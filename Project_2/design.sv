==> flow/design.v <==
module fifo_ns(wr_en, rd_en, state, data_count, next_state); 
  input wr_en, rd_en; 
  input[2:0] state; 
  input[3:0] data_count; 
  output reg[2:0] next_state; 
	 initial begin
		next_state=3'b000;
	 end
    always @(*) begin
        if (wr_en == 1'b1 && data_count !== 4'b1000) begin
            next_state = 3'b001;  
        end 
		  else if (rd_en == 1'b1 && data_count != 4'b0000) begin
            next_state = 3'b010;  
        end 
		  else if (wr_en == 1'b1 && data_count == 4'b1000) begin
            next_state = 3'b101;  
        end 
		  else if (rd_en == 1'b1 && data_count == 4'b0000) begin
            next_state = 3'b110;  
        end 
		  else if (wr_en == 1'b0 && rd_en == 1'b0) begin
            next_state = 3'b111;  
        end
		  else begin
			next_state<=state;
		  end
    end
endmodule
module fifo_out(state, data_count, full, empty, wr_ack, wr_err, rd_ack, rd_err);
  input[2:0] state;
  input[3:0] data_count;
  output reg full, empty, wr_ack, wr_err, rd_ack, rd_err;
    always @(*) begin
		wr_ack = 1'b0;
        wr_err = 1'b0;
        rd_ack = 1'b0;
        rd_err = 1'b0;
        full = 1'b0;
        empty = 1'b0;
		  case (state)
            3'b000, 3'b111: begin  
                wr_ack = 1'b0;
                wr_err = 1'b0;
                rd_ack = 1'b0;
                rd_err = 1'b0;
            end
            3'b001: begin  
                wr_ack = 1'b1;
                wr_err = 1'b0;
                rd_ack = 1'b0;
                rd_err = 1'b0;
            end
            3'b010: begin  
                wr_ack = 1'b0;
                wr_err = 1'b0;
                rd_ack = 1'b1;
                rd_err = 1'b0;
            end
            3'b101: begin  
                wr_ack = 1'b0;
                wr_err = 1'b1;
                rd_ack = 1'b0;
                rd_err = 1'b0;
            end
            3'b110: begin  
                wr_ack = 1'b0;
                wr_err = 1'b0;
                rd_ack = 1'b0;
                rd_err = 1'b1;
            end
        endcase
		  if (data_count == 4'b1000) begin  
            full = 1'b1;
        end
        if (data_count == 4'b0000) begin  
            empty = 1'b1;
        end
    end
endmodule
module fifo_cal(state, head, tail, data_count, we, re, next_head, next_tail, next_data_count);
  input[2:0] state, head, tail;
  input[3:0] data_count;
  output reg we, re;
  output reg[2:0] next_head, next_tail;
  output reg[3:0] next_data_count;
  always @(*) begin
	we=1'b0;
	re=1'b0;
	case (state)
		3'b001: begin 
			case (data_count)
				4'b1000: begin 
					next_head<=head;
					next_tail<=tail;
					next_data_count<=data_count;
					we=1'b0;
				end
				default: begin 
					next_head<=head;
					next_tail<=tail+1;
					next_data_count<=data_count+1;
					we=1'b1;
				end
			endcase
		end
		3'b010: begin 
			case (data_count)
				4'b0000: begin 
					next_head<=head;
					next_tail<=tail;
					next_data_count<=data_count;
					re=1'b0;
				end
				default: begin 
					next_head<=head+1;
					next_tail<=tail;
					next_data_count<=data_count-1;
					re=1'b1;
				end
			endcase
		end
		default: begin 
			next_head<=head;
			next_tail<=tail;
			next_data_count<=data_count;
		end
	 endcase
	end
endmodule
module _3to8_decoder(wAddr, out_decoder); 
	input[2:0] wAddr;
	output reg[7:0] out_decoder;
	always @(*) begin
		  out_decoder = 8'b00000000;
		  case (wAddr)
            3'b000: out_decoder = 8'b00000001;
            3'b001: out_decoder = 8'b00000010;
            3'b010: out_decoder = 8'b00000100;
            3'b011: out_decoder = 8'b00001000;
            3'b100: out_decoder = 8'b00010000;
            3'b101: out_decoder = 8'b00100000;
            3'b110: out_decoder = 8'b01000000;
            3'b111: out_decoder = 8'b10000000;
        endcase
	end
endmodule
module register_en(clk, en, d, q); 
	input clk, en;
	input [31:0] d;
	output reg[31:0] q;
  always @(posedge clk) begin 
		if(en==1'b1)
			q<=d;
		else
			q<=q;
	end
endmodule
module _8to1_mux_32bits(q0, q1, q2, q3, q4, q5, q6, q7, rAddr, rData, re); 
	input[31:0] q0, q1, q2, q3, q4, q5, q6, q7;
	input[2:0] rAddr;
  	input re;
	output reg[31:0] rData;
  always @(*) begin
    if(re==1'b1) begin 
		case(rAddr)
			3'b000: rData<=q0;
			3'b001: rData<=q1;
			3'b010: rData<=q2;
			3'b011: rData<=q3;
			3'b100: rData<=q4;
			3'b101: rData<=q5;
			3'b110: rData<=q6;
			3'b111: rData<=q7;
		endcase
    end
    else begin
      rData<=8'h00000000; 
    end
  end
endmodule
module register(wAddr, rAddr, wData, we, re, clk, rData);
  input [2:0] wAddr, rAddr; 
  input [31:0] wData; 
  input we, re, clk; 
  output [31:0] rData; 
	wire [7:0] out_decoder, en_register;
	wire[31:0] out_write[7:0];
	_3to8_decoder decoder_in_reg(wAddr, out_decoder);
	assign en_register[0]=we&out_decoder[0];
	assign en_register[1]=we&out_decoder[1];
	assign en_register[2]=we&out_decoder[2];
	assign en_register[3]=we&out_decoder[3];
	assign en_register[4]=we&out_decoder[4];
	assign en_register[5]=we&out_decoder[5];
	assign en_register[6]=we&out_decoder[6];
	assign en_register[7]=we&out_decoder[7];
	register_en reg0(clk, en_register[0], wData, out_write[0]);
	register_en reg1(clk, en_register[1], wData, out_write[1]);
	register_en reg2(clk, en_register[2], wData, out_write[2]);
	register_en reg3(clk, en_register[3], wData, out_write[3]);
	register_en reg4(clk, en_register[4], wData, out_write[4]);
	register_en reg5(clk, en_register[5], wData, out_write[5]);
	register_en reg6(clk, en_register[6], wData, out_write[6]);
	register_en reg7(clk, en_register[7], wData, out_write[7]);
  _8to1_mux_32bits mux_rData(out_write[0], out_write[1], out_write[2], out_write[3], out_write[4], out_write[5], out_write[6], out_write[7], rAddr, rData, re);
endmodule
module dff_r_3bits(clk, reset_n, d, q); 
	input clk,reset_n;
	input [2:0] d;
	output reg [2:0] q;
	always@(posedge clk or negedge reset_n)
	begin
      if(reset_n == 0) q <= 0; 
		else q <= d;
	end
endmodule
module dff_r_4bits(clk, reset_n, d, q); 
	input clk,reset_n;
	input [3:0] d;
	output reg [3:0] q;
	always@(posedge clk or negedge reset_n)
	begin
      if(reset_n == 0) q <= 0; 
		else q <= d;
	end
endmodule
module mux_2_32bits(A, B, S, Y);
	input S;
	input[31:0] A, B;
	output[31:0] Y;
  assign Y=(S==1'b0)?A:B; 
endmodule
module dff_r_32bits(clk, reset_n, d, q); 
	input clk,reset_n;
	input [31:0] d;
	output reg [31:0] q;
	always@(posedge clk or negedge reset_n)
	begin
      if(reset_n == 0) q <= 0; 
		else q <= d;
	end
endmodule
module fifo(clk, reset_n, rd_en, wr_en, d_in, d_out, full, empty, wr_ack, wr_err, rd_ack, rd_err, data_count, next_data_count); 
  input clk, reset_n, rd_en, wr_en;
  input[31:0] d_in;
  output full, empty, wr_ack, wr_err, rd_ack, rd_err;
  output[3:0] data_count, next_data_count;
  output[31:0] d_out;
  wire[2:0] state, head, tail, next_state, next_head, next_tail;
  wire we, re;
  wire[3:0] cal_data_count;
  wire[31:0] rData, reg_rData;
  fifo_ns Next_state_logic(wr_en, rd_en, state, data_count, next_state); 
  fifo_out Output_logic(state, data_count, full, empty, wr_ack, wr_err, rd_ack, rd_err); 
  fifo_cal Calculate_logic(next_state, head, tail, data_count, we, re, next_head, next_tail, next_data_count);
  register register_file(tail, head, d_in, we, re, clk, rData); 
  dff_r_3bits state_dff(clk, reset_n, next_state, state); 
  dff_r_4bits data_count_dff(clk, reset_n, next_data_count, data_count); 
  dff_r_3bits tail_dff(clk, reset_n, next_tail, tail); 
  dff_r_3bits head_dff(clk, reset_n, next_head, head); 
  mux_2_32bits mux_rData(32'b0, rData, re, reg_rData); 
  dff_r_32bits dout_dff(clk, reset_n, reg_rData, d_out); 
endmodule
# --- From RTL to reports: fifo ---
# Tool output for the design above, in the order of the flow.
# Line numbers count from 1 in the design file above.
# Operators carry their Yosys type and port widths (W data, S select, Z words).
setup:
  design: "fifo"
  clock: "clk"
  library: "sky130hd"
  corner: "tt_025C_1v80"

# --- After elaboration ---
# Counts by Yosys on the flattened word-level netlist (proc, flatten, opt, wreduce). Print and check cells are left out. Cells with the same type and inputs are merged into one.
# Memory sizes are those after Yosys's memory passes, which may raise the word count (mostly to a power of two), join words into wider ones and drop unused or constant bits.
word_totals:
  elab_cells: 75
  mem_count: 1
  romBits: 64
  inputBits: 36
  register_bits: 301
classes:
  muxes: 20
  n_logic: 12
  n_eq: 15
  n_reduce_logical: 10
  n_addsub: 4
memory_table:
  columns: ["memory", "size", "word_bits", "rd", "wr", "line", "rtl"]
  rows:
  - ["(no name shown)", 8, 8, 1, 0, 136, "case (wAddr)"]
ops:
  columns: ["operator", "n"]
  rows:
  - ["$pmux W32 S8", 1]
  - ["$mux W32", 1]
  - ["$eq A3 B3 Y1 const B", 6]
  - ["$mux W3", 5]
  - ["$eq A3 B2 Y1 const B", 4]
  - ["$mux W1", 10]
  - ["$eq A3 B1 Y1 const B", 3]
  - ["$and A1 B1 Y1", 8]
  - ["$pmux W4 S2", 1]
  - ["$mux W4", 2]
  - ["$add A3 B1 Y3 const B", 2]
  - ["$logic_and A1 B1 Y1", 5]
  - ["$not A1 Y1", 4]
  - ["$reduce_and A2 Y1", 2]
  - ["$add A4 B1 Y4 const B", 1]
  - ["$sub A4 B1 Y4 const B", 1]
  - ["$eq A4 B4 Y1 const B", 1]
  - ["$nex A4 B4 Y1 const B", 1]
  - ["$logic_not A4 Y1", 1]
  - ["$reduce_bool A4 Y1", 1]
  - ["$logic_not A3 Y1", 1]

# --- Logic depth ---
# Longest topological path by Yosys (ltp), each cell counted once; first at word level (registers and memories cut), then after technology mapping (sequential cells cut; the memories' decode and read muxes count).
depth:
  depth_word: 10
  abc_area: 0
  ltp_mapped: 8

# --- Mapped cells and area ---
# Source: synth_stat.txt of the flow (Yosys; design flattened, memories mapped). It holds for the ABC_AREA given above (unset counts as 0); a run with the other value may have another netlist.
# Totals and module areas in this step are rounded.
mapped:
  flip_flops: 302
  cell_count: 612
  synth_area_um2: 11090
  sequential_area_um2: 8838
  n_buf: 39
by_type:
  columns: ["cell_type", "n", "type_area_um2"]
  rows:
  - ["sky130_fd_sc_hd__edfxtp_1", 256, 7.69E+03]
  - ["sky130_fd_sc_hd__dfrtp_1", 46, 1.15E+03]
  - ["sky130_fd_sc_hd__o221a_2", 24, 270.259]
  - ["sky130_fd_sc_hd__a221oi_1", 28, 245.235]
  - ["sky130_fd_sc_hd__a22o_1", 27, 236.477]
  - ["sky130_fd_sc_hd__a22oi_1", 25, 187.68]
  - ["sky130_fd_sc_hd__ha_1", 14, 175.168]
  - ["sky130_fd_sc_hd__a31oi_1", 25, 156.4]
  - ["sky130_fd_sc_hd__nand2_1", 32, 120.115]
  - ["sky130_fd_sc_hd__buf_2", 17, 85.082]
  - ["sky130_fd_sc_hd__a222oi_1", 8, 80.077]
  - ["sky130_fd_sc_hd__o21ai_0", 13, 65.062]
  - ["sky130_fd_sc_hd__clkbuf_1", 17, 63.811]
  - ["sky130_fd_sc_hd__a211oi_1", 8, 60.058]
  - ["sky130_fd_sc_hd__and3_1", 9, 56.304]
  - ["sky130_fd_sc_hd__mux2_2", 5, 56.304]
  - ["sky130_fd_sc_hd__inv_1", 11, 41.29]
  - ["sky130_fd_sc_hd__a221o_1", 4, 40.038]
# Not listed: further types 21, cells in them 43.
# By module: a second synthesis without flattening, with its own total; a netlist apart from the flattened one above.
unflattened:
  cells_unflattened: 769
  hier_area_um2: 12230
# Rows give one instance, submodules left out.
modules:
  columns: ["mod", "mod_seq_area_um2", "cells", "mod_area_um2", "instances"]
  rows:
  - ["register_en", 960.9, 32, 960.9, 8]
  - ["_8to1_mux_32bits", 0.0, 360, 2315, 1]
  - ["dff_r_32bits", 800.8, 32, 800.8, 1]
  - ["mux_2_32bits", 0.0, 36, 544.3, 1]
  - ["fifo_cal", 0.0, 41, 329.1, 1]
  - ["dff_r_3bits", 75.1, 3, 75.1, 3]
  - ["dff_r_4bits", 100.1, 4, 100.1, 1]
  - ["_3to8_decoder", 0.0, 8, 65.1, 1]
  - ["fifo_out", 0.0, 6, 60.1, 1]
  - ["register", 0.0, 8, 50.0, 1]
  - ["fifo_ns", 0.0, 8, 48.8, 1]
  - ["fifo", 0.0, 1, 3.8, 1]

# --- Worst setup path after synthesis ---
# OpenSTA on the mapped netlist: ideal clock, no wires. The path of least setup slack (recovery checks aside). Input and output delay are each 20% of the period. Register names are those of the netlist, which keeps one name where synthesis merged equal registers.
synth_path:
  kind: "input to output"
  startpoint: "input port rd_en"
  endpoint: "output port next_data_count[3]"
  n_path_buf: 1
  t_arrival_ps: 1845
  input_delay_ps: 750
  period_ps: 3750
  setup_slack_ps: 1155
  stages: 5
  path_delay_ps: 1095
  period_less_setup_slack_ps: 2595
# "path_delay_ps" is the arrival time less input delay plus setup time.
# At an output port there is no setup time.
# "stages" counts driving pins, that of a launching flip-flop among them; a cell with two outputs on the path counts twice.
# "period_less_setup_slack_ps" is the clock period less the worst setup slack; recovery checks do not enter. This is arithmetic on one report: input and output delays are still those of the set period (20% each).
# The rows between start and end are the longest chain of elaborated cells between them; the timing report does not say that the signal goes this way. Where chains are equally long, one stands for them.
# Each line given opens the expression or statement behind the cell; cells for indexed reads and writes are added by Yosys, which also makes memories of some case tables.
synth_via:
  cell_sequence: "sky130_fd_sc_hd__clkbuf_2 -> sky130_fd_sc_hd__or4b_1 -> sky130_fd_sc_hd__nor3_1 -> sky130_fd_sc_hd__a21oi_1 -> sky130_fd_sc_hd__o221ai_1"
  elab_chain_cells: 9
  cone_cells: 12
  cone_lines: 6
  cone_classes: "eq/ne (2); mux (6); logic (1); reduce/logical (3)"
synth_rtl:
  columns: ["item", "line", "rtl"]
  rows:
  - ["from (decl)", 245, "input clk, reset_n, rd_en, wr_en;"]
  - ["$not A1 Y1", 22, "else if (wr_en == 1'b0 && rd_en == 1'b0) begin"]
  - ["$logic_and A1 B1 Y1", 22, null]
  - ["$mux W3", 22, null]
  - ["$mux W3", 19, "else if (rd_en == 1'b1 && data_count == 4'b0000) begin"]
  - ["$mux W3", 16, "else if (wr_en == 1'b1 && data_count == 4'b1000) begin"]
  - ["$mux W3", 13, "else if (rd_en == 1'b1 && data_count != 4'b0000) begin"]
  - ["$mux W3", 10, "if (wr_en == 1'b1 && data_count !== 4'b1000) begin"]
  - ["$eq A3 B2 Y1", 90, "case (state)"]
  - ["$pmux W4 S2", 90, null]
  - ["to (decl)", 248, "output[3:0] data_count, next_data_count;"]

# --- Path in the finished layout ---
# Path of least setup slack in the final report of entry B (OpenROAD, finished layout, wires in). Where an end is a register, its clock arrival counts in the times.
# The report prints the path's times to 10 ps; the period is as set.
layout_path:
  kind: "input to output"
  startpoint: "input port rd_en"
  endpoint: "output port next_data_count[3]"
  input_delay_ps: 950
  stages: 6
  setup_slack_ps: 620
  n_path_buf: 2
  t_arrival_ps: 3160
  period_ps: 4730
# The rows between start and end are the longest chain of elaborated cells between them; the timing report does not say that the signal goes this way. Where chains are equally long, one stands for them.
layout_via:
  cell_sequence: "sky130_fd_sc_hd__clkdlybuf4s50_1 -> sky130_fd_sc_hd__or4b_1 -> sky130_fd_sc_hd__nor3_1 -> sky130_fd_sc_hd__a21oi_1 -> sky130_fd_sc_hd__o221ai_1 -> sky130_fd_sc_hd__clkdlybuf4s50_1"
  elab_chain_cells: 9
  cone_cells: 12
  cone_lines: 6
  cone_classes: "eq/ne (2); mux (6); logic (1); reduce/logical (3)"
layout_rtl:
  columns: ["item", "line", "rtl"]
  rows:
  - ["from (decl)", 245, "input clk, reset_n, rd_en, wr_en;"]
  - ["$not A1 Y1", 22, "else if (wr_en == 1'b0 && rd_en == 1'b0) begin"]
  - ["$logic_and A1 B1 Y1", 22, null]
  - ["$mux W3", 22, null]
  - ["$mux W3", 19, "else if (rd_en == 1'b1 && data_count == 4'b0000) begin"]
  - ["$mux W3", 16, "else if (wr_en == 1'b1 && data_count == 4'b1000) begin"]
  - ["$mux W3", 13, "else if (rd_en == 1'b1 && data_count != 4'b0000) begin"]
  - ["$mux W3", 10, "if (wr_en == 1'b1 && data_count !== 4'b1000) begin"]
  - ["$eq A3 B2 Y1", 90, "case (state)"]
  - ["$pmux W4 S2", 90, null]
  - ["to (decl)", 248, "output[3:0] data_count, next_data_count;"]

Wiki page: fifo / flow data

Flow measurements of fifo on sky130hd: 2 stored runs with different settings, listed in no order. Input and output delays are each 20% of the period that was set; the output load is 0.01 pF.
"period_less_ws_ps": clock period set for the run, less the worst setup slack. It is reckoned from that one timing run; input and output delays stay at 20% of the period that was set.
"worst_path_allowed_less_slack_ps" is the time allowed to the run's worst setup path (the clock period less input and output delay, where it has them) less its slack. Clock arrival times count: a late capture clock shortens it, a late launch clock lengthens it.
"fin_power_mw": no workload was simulated; the value follows from the tool's default switching activity.
"worst_path_allowed_less_slack_ps" is known to 10 ps.
The measured numbers are rounded.

--- entry A ---
==> flow/run.sh <==
#!/bin/bash
# the make line also repeats the synthesis and layout settings of config.mk as NAME=value (left out here)
make -C /OpenROAD-flow-scripts/flow DESIGN_CONFIG=/design/flow/config.mk WORK_HOME=/design/flow/orfs CLKGATE_MAP_FILE= finish
==> flow/config.mk <==
export PLATFORM = sky130hd
export DESIGN_NAME = fifo
export DESIGN_NICKNAME = fifo
export VERILOG_FILES = /design/flow/design.v
export SDC_FILE = /design/flow/constraint.sdc
export NUM_CORES = 4
export LEC_CHECK = 0
export CAP_MARGIN = 20
export CORE_MARGIN = 4
export CORE_UTILIZATION = 71
export GPL_ROUTABILITY_DRIVEN = 1
export GPL_TIMING_DRIVEN = 0
export PLACE_DENSITY_LB_ADDON = 0.21
export SETUP_SLACK_MARGIN = 0.42
export SLEW_MARGIN = 20
export TNS_END_PERCENT = 85
==> flow/constraint.sdc <==
create_clock -name core_clock -period 2.03 [get_ports {clk}]
set_input_delay 0.4060 -clock core_clock [delete_from_list [all_inputs] [get_ports {clk}]]
set_output_delay 0.4060 -clock core_clock [all_outputs]
set_load 0.01 [all_outputs]

==> results, as YAML <==
outcome: "not finished: routing ended with error DPL-0033"

--- entry B ---
==> flow/run.sh <==
#!/bin/bash
# the make line also repeats the synthesis and layout settings of config.mk as NAME=value (left out here)
make -C /OpenROAD-flow-scripts/flow DESIGN_CONFIG=/design/flow/config.mk WORK_HOME=/design/flow/orfs CLKGATE_MAP_FILE= finish
==> flow/config.mk <==
export PLATFORM = sky130hd
export DESIGN_NAME = fifo
export DESIGN_NICKNAME = fifo
export VERILOG_FILES = /design/flow/design.v
export SDC_FILE = /design/flow/constraint.sdc
export NUM_CORES = 4
export LEC_CHECK = 0
export CAP_MARGIN = 20
export CELL_PAD_IN_SITES_GLOBAL_PLACEMENT = 1
export CORE_ASPECT_RATIO = 1.58
export CORE_MARGIN = 2
export CORE_UTILIZATION = 47
export CTS_CLUSTER_SIZE = 11
export GPL_ROUTABILITY_DRIVEN = 1
export MAX_ROUTING_LAYER = met5
export SETUP_SLACK_MARGIN = -0.33
export SLEW_MARGIN = 20
export TNS_END_PERCENT = 55
==> flow/constraint.sdc <==
create_clock -name core_clock -period 4.73 [get_ports {clk}]
set_input_delay 0.9460 -clock core_clock [delete_from_list [all_inputs] [get_ports {clk}]]
set_output_delay 0.9460 -clock core_clock [all_outputs]
set_load 0.01 [all_outputs]

==> results, as YAML <==
results:
  ws_setup_ps: 624
  final_util_frac: 0.565
  fin_power_mw: 8.027
  die_um2: 24870
  timing.hold.ws_ps: 497
  yosys.chip_area_um2: 11090
  final_cell_area_um2: 13060
  tns_setup_ps: 0
  worst_path_allowed_less_slack_ps: 2210
  path_kind: "input to output"
  period_less_ws_ps: 4106
